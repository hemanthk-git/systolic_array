==> flow/design.v <==
module matrix_selector (
    input clk,
    input reset,
    input [1:0] select, 
    output  [31:0] a0_out,a1_out,a2_out,   
    output  [31:0] b0_out,b1_out, b2_out    
);
  reg [31:0] memory_a [0:5][0:5];   
  reg [31:0] memory_b [0:5][0:5];   
  reg [31:0] out_a0, out_a1, out_a2;  
  reg [31:0] out_b0, out_b1, out_b2;
  reg [2:0] row_counter;    
  reg [2:0] col_counter;    
  always @(posedge clk or posedge reset) begin
    if (reset) begin
      out_a0 <= 32'd0;
      out_a1 <= 32'd0;
      out_a2 <= 32'd0;
      out_b0 <= 32'd0;
      out_b1 <= 32'd0;
      out_b2 <= 32'd0;
      row_counter <= 3'd0;
      col_counter <= 3'd0;
      memory_a[0][0] <= 32'd1; memory_a[0][1] <= 32'd0; memory_a[0][2] <= 32'd1; memory_a[0][3] <= 32'd1; memory_a[0][4] <= 32'd2; memory_a[0][5] <= 32'd2;
      memory_a[1][0] <= 32'd3; memory_a[1][1] <= 32'd2; memory_a[1][2] <= 32'd1; memory_a[1][3] <= 32'd2; memory_a[1][4] <= 32'd1; memory_a[1][5] <= 32'd1;
      memory_a[2][0] <= 32'd1; memory_a[2][1] <= 32'd0; memory_a[2][2] <= 32'd2; memory_a[2][3] <= 32'd1; memory_a[2][4] <= 32'd2; memory_a[2][5] <= 32'd1;
      memory_a[3][0] <= 32'd2; memory_a[3][1] <= 32'd1; memory_a[3][2] <= 32'd0; memory_a[3][3] <= 32'd1; memory_a[3][4] <= 32'd0; memory_a[3][5] <= 32'd0;
      memory_a[4][0] <= 32'd3; memory_a[4][1] <= 32'd3; memory_a[4][2] <= 32'd3; memory_a[4][3] <= 32'd1; memory_a[4][4] <= 32'd1; memory_a[4][5] <= 32'd1;
      memory_a[5][0] <= 32'd2; memory_a[5][1] <= 32'd2; memory_a[5][2] <= 32'd2; memory_a[5][3] <= 32'd2; memory_a[5][4] <= 32'd2; memory_a[5][5] <= 32'd2;
      memory_b[0][0] <= 32'd2; memory_b[0][1] <= 32'd2; memory_b[0][2] <= 32'd3; memory_b[0][3] <= 32'd3; memory_b[0][4] <= 32'd1; memory_b[0][5] <= 32'd1;
      memory_b[1][0] <= 32'd3; memory_b[1][1] <= 32'd2; memory_b[1][2] <= 32'd1; memory_b[1][3] <= 32'd2; memory_b[1][4] <= 32'd1; memory_b[1][5] <= 32'd0;
      memory_b[2][0] <= 32'd2; memory_b[2][1] <= 32'd2; memory_b[2][2] <= 32'd2; memory_b[2][3] <= 32'd1; memory_b[2][4] <= 32'd1; memory_b[2][5] <= 32'd2;
      memory_b[3][0] <= 32'd2; memory_b[3][1] <= 32'd3; memory_b[3][2] <= 32'd2; memory_b[3][3] <= 32'd1; memory_b[3][4] <= 32'd2; memory_b[3][5] <= 32'd1;
      memory_b[4][0] <= 32'd2; memory_b[4][1] <= 32'd3; memory_b[4][2] <= 32'd2; memory_b[4][3] <= 32'd1; memory_b[4][4] <= 32'd1; memory_b[4][5] <= 32'd3;
      memory_b[5][0] <= 32'd3; memory_b[5][1] <= 32'd3; memory_b[5][2] <= 32'd3; memory_b[5][3] <= 32'd2; memory_b[5][4] <= 32'd1; memory_b[5][5] <= 32'd1;
    end 
    else if (1) begin
      case (select)
        2'b00: begin
          out_a0 <= memory_a[0][row_counter];
          out_a1 <= memory_a[1][row_counter];
          out_a2 <= memory_a[2][row_counter];
          out_b0 <= memory_b[col_counter][0];
          out_b1 <= memory_b[col_counter][1];
          out_b2 <= memory_b[col_counter][2];
        end
        2'b01: begin
          out_a0 <= memory_a[0][row_counter];
          out_a1 <= memory_a[1][row_counter];
          out_a2 <= memory_a[2][row_counter];
          out_b0 <= memory_b[col_counter][3];
          out_b1 <= memory_b[col_counter][4];
          out_b2 <= memory_b[col_counter][5];
        end
        2'b10: begin
          out_a0 <= memory_a[3][row_counter];
          out_a1 <= memory_a[4][row_counter];
          out_a2 <= memory_a[5][row_counter];
          out_b0 <= memory_b[col_counter][0];
          out_b1 <= memory_b[col_counter][1];
          out_b2 <= memory_b[col_counter][2];
        end
        2'b11: begin
          out_a0 <= memory_a[3][row_counter];
          out_a1 <= memory_a[4][row_counter];
          out_a2 <= memory_a[5][row_counter];
          out_b0 <= memory_b[col_counter][3];
          out_b1 <= memory_b[col_counter][4];
          out_b2 <= memory_b[col_counter][5];       
        end
      endcase
      if (row_counter < 5)
        row_counter <= row_counter + 1;
      else
        row_counter <= 0;
      if (col_counter < 5)
        col_counter <= col_counter + 1;
      else
        col_counter <= 0;
    end
  end
      assign a0_out = out_a0;
      assign a1_out = out_a1;
      assign a2_out = out_a2;
      assign b0_out = out_b0;
      assign b1_out = out_b1;
      assign b2_out = out_b2;
endmodule
# From RTL to reports: matrix_selector
# What the tools print for matrix_selector, step after step.
# Lines are those of the file above, counted from 1.
# Cell names lack the library's common part.
# A cell with - has no value.
[setup] design="matrix_selector" clk_port="clk" lib="sky130hd" pvt_corner="tt_025C_1v80"

# Word-level counts
# Yosys after proc, flatten, opt, wreduce and memory -nomap, before mapping. Enables and synchronous resets that opt folds into registers are not counted as muxes. Print and check cells are not counted.
[word_totals] ff_bits=198 n_memories=0 ram_bits=0 latchBits=0 clocked_rd_ports_x_width=0 romBits=0 wordCells=477
[op_classes] compare=2 div=0 n_addsub=12 shift=0 n_mux=20 equal=377 reduce_and_logical=57 n_mul=1 logic=0
[ops] operator="32-bit parallel mux with 4-bit select" n=11
[ops] operator="6-bit by 5-bit equality test with 1-bit output (second input constant)" n=128
[ops] operator="6-bit by 4-bit equality test with 1-bit output (second input constant)" n=64
[ops] operator="32-bit parallel mux with 2-bit select" n=6
[ops] operator="6-bit by 3-bit equality test with 1-bit output (second input constant)" n=32
[ops] operator="6-bit equality test (second input constant)" n=32
[ops] operator="14-bit OR reduction" n=10
[ops] operator="6-bit by 2-bit equality test with 1-bit output (second input constant)" n=16
[ops] operator="32-bit parallel mux with 3-bit select" n=1
[ops] operator="5-bit equality test (second input constant)" n=18
[ops] operator="4-bit by 5-bit equality test with 1-bit output (second input constant)" n=16
[ops] operator="5-bit by 4-bit equality test with 1-bit output (second input constant)" n=16
[ops] operator="6-bit logical NOT" n=12
[ops] operator="13-bit OR reduction" n=5
[ops] operator="12-bit OR reduction" n=5
[ops] operator="6-bit by 1-bit equality test with 1-bit output (second input constant)" n=8
[ops] operator="9-bit OR reduction" n=5
[ops] operator="5-bit by 3-bit equality test with 1-bit output (second input constant)" n=8
[ops] operator="4-bit equality test (second input constant)" n=8
[ops] operator="5-bit OR reduction" n=5
[ops] operator="4-bit by 6-bit equality test with 1-bit output (second input constant)" n=4
[ops] operator="4-bit OR reduction" n=6
[ops] operator="5-bit by 6-bit equality test with 1-bit output (second input constant)" n=4
[ops] operator="5-bit by 2-bit equality test with 1-bit output (second input constant)" n=4
[ops] operator="5-bit by 3-bit adder with 6-bit output (first input constant)" n=3
[ops] operator="4-bit by 3-bit equality test with 1-bit output (second input constant)" n=4
[ops] operator="3-bit equality test (second input constant)" n=4
[ops] operator="6-bit by 2-bit adder with 6-bit output (second input constant)" n=2
# Other operator kinds: 20; their cells: 32.

# Logic depth
# Longest topological path by Yosys (ltp), each cell counted once; first at word level (registers and memories cut), then after technology mapping (sequential cells cut; the memories' decode and read muxes count).
[depth] word_depth=6 abc_area=0 depth_mapped=13 ltp_nobuf=10

# Netlist
# Source: synth_stat.txt of the flow (Yosys; design flattened, memories mapped). It holds for the ABC_AREA given above (unset counts as 0); a run with the other value may have another netlist.
[synth_totals] stdcells=387 n_buf=190 seq_area_um2=450.4 ffs=18 area_um2=3120.5
[types] cell_type="buf_4" n=180
[types] cell_type="dfrtp_1" n=18
[types] cell_type="ha_1" n=24
[types] cell_type="nor2_1" n=22
[types] cell_type="o21ai_0" n=15
[types] cell_type="a21oi_1" n=11
[types] cell_type="nand2_1" n=14
[types] cell_type="inv_1" n=12
[types] cell_type="o211ai_1" n=6
[types] cell_type="xnor2_1" n=5
[types] cell_type="o31a_1" n=4
[types] cell_type="a21o_1" n=4
[types] cell_type="clkbuf_1" n=8
[types] cell_type="o31ai_1" n=4
[types] cell_type="a31o_2" n=3
[types] cell_type="and2_1" n=4
[types] cell_type="and3_1" n=4
[types] cell_type="xnor3_2" n=1
# Other cell types: 31; their cells: 48.

# Worst setup path after synthesis
# Path of least setup slack by OpenSTA after synthesis, without wires, with an ideal clock, recovery checks aside; 20% of the period is set as input and as output delay. Where synthesis merged equal registers, the netlist keeps one of their names.
[synth_timing] path_kind="register to register" from="register col_counter[1]" to="register out_b1[1]" path_slack_ns=1.870 path_stages=13 required_ns=5.256 delay_ns=3.510 path_buffers=2 t_first_pin_ns=0.000 clock_period_ns=5.38 arrival_ns=3.386 synth_period_reached_ns=3.51
# "delay_ns" is the arrival time less input delay plus setup time.
# "path_stages": output pins that drive a net of the path, with the launching flip-flop's if there is one; two outputs of one cell count as two.
# "synth_period_reached_ns" is the clock period less the worst setup slack; recovery checks do not enter. This is arithmetic on one report: input and output delays are still those of the set period (20% each).
# Between the ends stands the longest chain of elaborated cells between them, by number of cells; it is not shown to be the way that was timed. Of several equally long chains one is given.
# Each line given opens the expression or statement behind the cell; cells for indexed reads and writes are added by Yosys, which also makes memories of some case tables.
# At most two assigning lines are given for a register; there are more.
[synth_via] cell_sequence="dfrtp_1 -> ha_1 -> clkbuf_1 -> inv_1 -> fa_1 -> clkbuf_1 -> inv_1 -> ha_1 -> xnor3_2 -> mux2_4 -> a21oi_2 -> o21ai_2 -> o31a_1" elab_chain_len=6 cells_between=84
[synth_lines] item="start: declaration" line_no=13 text="reg [2:0] col_counter;"
[synth_lines] item="start: assignment" line_no=23 text="col_counter <= 3'd0;"
[synth_lines] item="start: assignment" line_no=77 text="col_counter <= col_counter + 1;"
[synth_lines] item="3-bit by 2-bit multiplier with 5-bit output" line_no=52 text="out_b1 <= memory_b[col_counter][4];"
[synth_lines] item="6-bit by 3-bit adder with 6-bit output" line_no=52
[synth_lines] item="6-bit equality test" line_no=52
[synth_lines] item="12-bit OR reduction"
[synth_lines] item="32-bit parallel mux with 4-bit select" line_no=52
[synth_lines] item="32-bit parallel mux with 2-bit select" line_no=38 text="case (select)"
[synth_lines] item="end: assignment" line_no=44 text="out_b1 <= memory_b[col_counter][1];"
[synth_lines] item="end: assignment" line_no=52
[synth_lines] item="end: declaration" line_no=11 text="reg [31:0] out_b0, out_b1, out_b2;"

# Worst path after layout
# From the final timing report of stored run 1: the path of least setup slack in the routed layout; clock arrival at registers is part of the times.
[layout_timing] path_kind="register to register" from="register col_counter[1]" to="register out_b1[1]" path_buffers=0 path_slack_ns=1.71 arrival_ns=3.60 clock_period_ns=5.16 required_ns=5.32 t_first_pin_ns=0.26 path_stages=11
# Between the ends stands the longest chain of elaborated cells between them, by number of cells; it is not shown to be the way that was timed. Of several equally long chains one is given.
# At most two assigning lines are given for a register; there are more.
[layout_via] cell_sequence="dfrtp_1 -> ha_4 -> inv_1 -> fa_2 -> inv_1 -> ha_1 -> xnor3_2 -> mux2_4 -> a21oi_2 -> o21ai_2 -> o31a_1" elab_chain_len=6 cells_between=84
[layout_lines] item="start: declaration" line_no=13 text="reg [2:0] col_counter;"
[layout_lines] item="start: assignment" line_no=23 text="col_counter <= 3'd0;"
[layout_lines] item="start: assignment" line_no=77 text="col_counter <= col_counter + 1;"
[layout_lines] item="3-bit by 2-bit multiplier with 5-bit output" line_no=52 text="out_b1 <= memory_b[col_counter][4];"
[layout_lines] item="6-bit by 3-bit adder with 6-bit output" line_no=52
[layout_lines] item="6-bit equality test" line_no=52
[layout_lines] item="12-bit OR reduction"
[layout_lines] item="32-bit parallel mux with 4-bit select" line_no=52
[layout_lines] item="32-bit parallel mux with 2-bit select" line_no=38 text="case (select)"
[layout_lines] item="end: assignment" line_no=44 text="out_b1 <= memory_b[col_counter][1];"
[layout_lines] item="end: assignment" line_no=52
[layout_lines] item="end: declaration" line_no=11 text="reg [31:0] out_b0, out_b1, out_b2;"

Settings and measured results of 2 stored flow runs for module matrix_selector (sky130hd), not sorted in any way. The constraints put input and output delay at 20% of the set period each and load the outputs with 0.01 pF.
"achieved_period_ns": clock period set for the run, less the worst setup slack. It is reckoned from that one timing run; input and output delays stay at 20% of the period that was set.
"critical_path_time_ns": the worst setup path's part of the clock period (all of it between registers, 20% less for each end at a port) less its slack. A launch clock that arrives late makes it longer, a capture clock that arrives late makes it shorter.
"power_total_uw": no workload was simulated; the value follows from the tool's default switching activity.

[flow] stored run 1: files
==> flow/run.sh <==
#!/bin/bash
# the make line also repeats the synthesis and layout settings of config.mk as NAME=value (left out here)
make -C /OpenROAD-flow-scripts/flow DESIGN_CONFIG=/design/flow/config.mk WORK_HOME=/design/flow/orfs CLKGATE_MAP_FILE= finish
==> flow/config.mk <==
export PLATFORM = sky130hd
export DESIGN_NAME = matrix_selector
export DESIGN_NICKNAME = matrix_selector
export VERILOG_FILES = /design/flow/design.v
export SDC_FILE = /design/flow/constraint.sdc
export NUM_CORES = 4
export LEC_CHECK = 0
export CAP_MARGIN = 20
export CELL_PAD_IN_SITES_GLOBAL_PLACEMENT = 0
export CORE_MARGIN = 8
export CORE_UTILIZATION = 16
export CTS_CLUSTER_DIAMETER = 183
export GPL_ROUTABILITY_DRIVEN = 0
export HOLD_SLACK_MARGIN = 0.18
export MAX_ROUTING_LAYER = met4
export MIN_ROUTING_LAYER = met2
export PLACE_DENSITY_LB_ADDON = 0.01
export SETUP_SLACK_MARGIN = 1.46
export SLEW_MARGIN = 20
export TNS_END_PERCENT = 85
==> flow/constraint.sdc <==
create_clock -name core_clock -period 5.16 [get_ports {clk}]
set_input_delay 1.0320 -clock core_clock [delete_from_list [all_inputs] [get_ports {clk}]]
set_output_delay 1.0320 -clock core_clock [all_outputs]
set_load 0.01 [all_outputs]

[flow] stored run 1: metrics
[metrics] power_total_uw = 434.2
[metrics] hold_ws_ns = 0.581
[metrics] yosys.chip_area_um2 = 3120.5
[metrics] setupTns_ns = 0.000
[metrics] achieved_period_ns = 3.447
[metrics] post_route_util_pct = 15.5
[metrics] critical_path_time_ns = 3.45
[metrics] critical_path_type = register to register
[metrics] ws_setup_ns = 1.713
[metrics] cell_area_final_um2 = 2995.4
[metrics] die_area_um2 = 24228.5

[flow] stored run 2: files
==> flow/run.sh <==
#!/bin/bash
# the make line also repeats the synthesis and layout settings of config.mk as NAME=value (left out here)
make -C /OpenROAD-flow-scripts/flow DESIGN_CONFIG=/design/flow/config.mk WORK_HOME=/design/flow/orfs CLKGATE_MAP_FILE= finish
==> flow/config.mk <==
export PLATFORM = sky130hd
export DESIGN_NAME = matrix_selector
export DESIGN_NICKNAME = matrix_selector
export VERILOG_FILES = /design/flow/design.v
export SDC_FILE = /design/flow/constraint.sdc
export NUM_CORES = 4
export LEC_CHECK = 0
export ABC_AREA = 0
export CAP_MARGIN = 20
export CELL_PAD_IN_SITES_DETAIL_PLACEMENT = 0
export CELL_PAD_IN_SITES_GLOBAL_PLACEMENT = 2
export CORE_ASPECT_RATIO = 0.85
export CORE_MARGIN = 2
export CORE_UTILIZATION = 70
export GPL_TIMING_DRIVEN = 1
export MIN_ROUTING_LAYER = met1
export PLACE_DENSITY_LB_ADDON = 0.07
export SLEW_MARGIN = 25
==> flow/constraint.sdc <==
create_clock -name core_clock -period 3.33 [get_ports {clk}]
set_input_delay 0.6660 -clock core_clock [delete_from_list [all_inputs] [get_ports {clk}]]
set_output_delay 0.6660 -clock core_clock [all_outputs]
set_load 0.01 [all_outputs]

[flow] stored run 2: no results, placement failed with FLW-0024
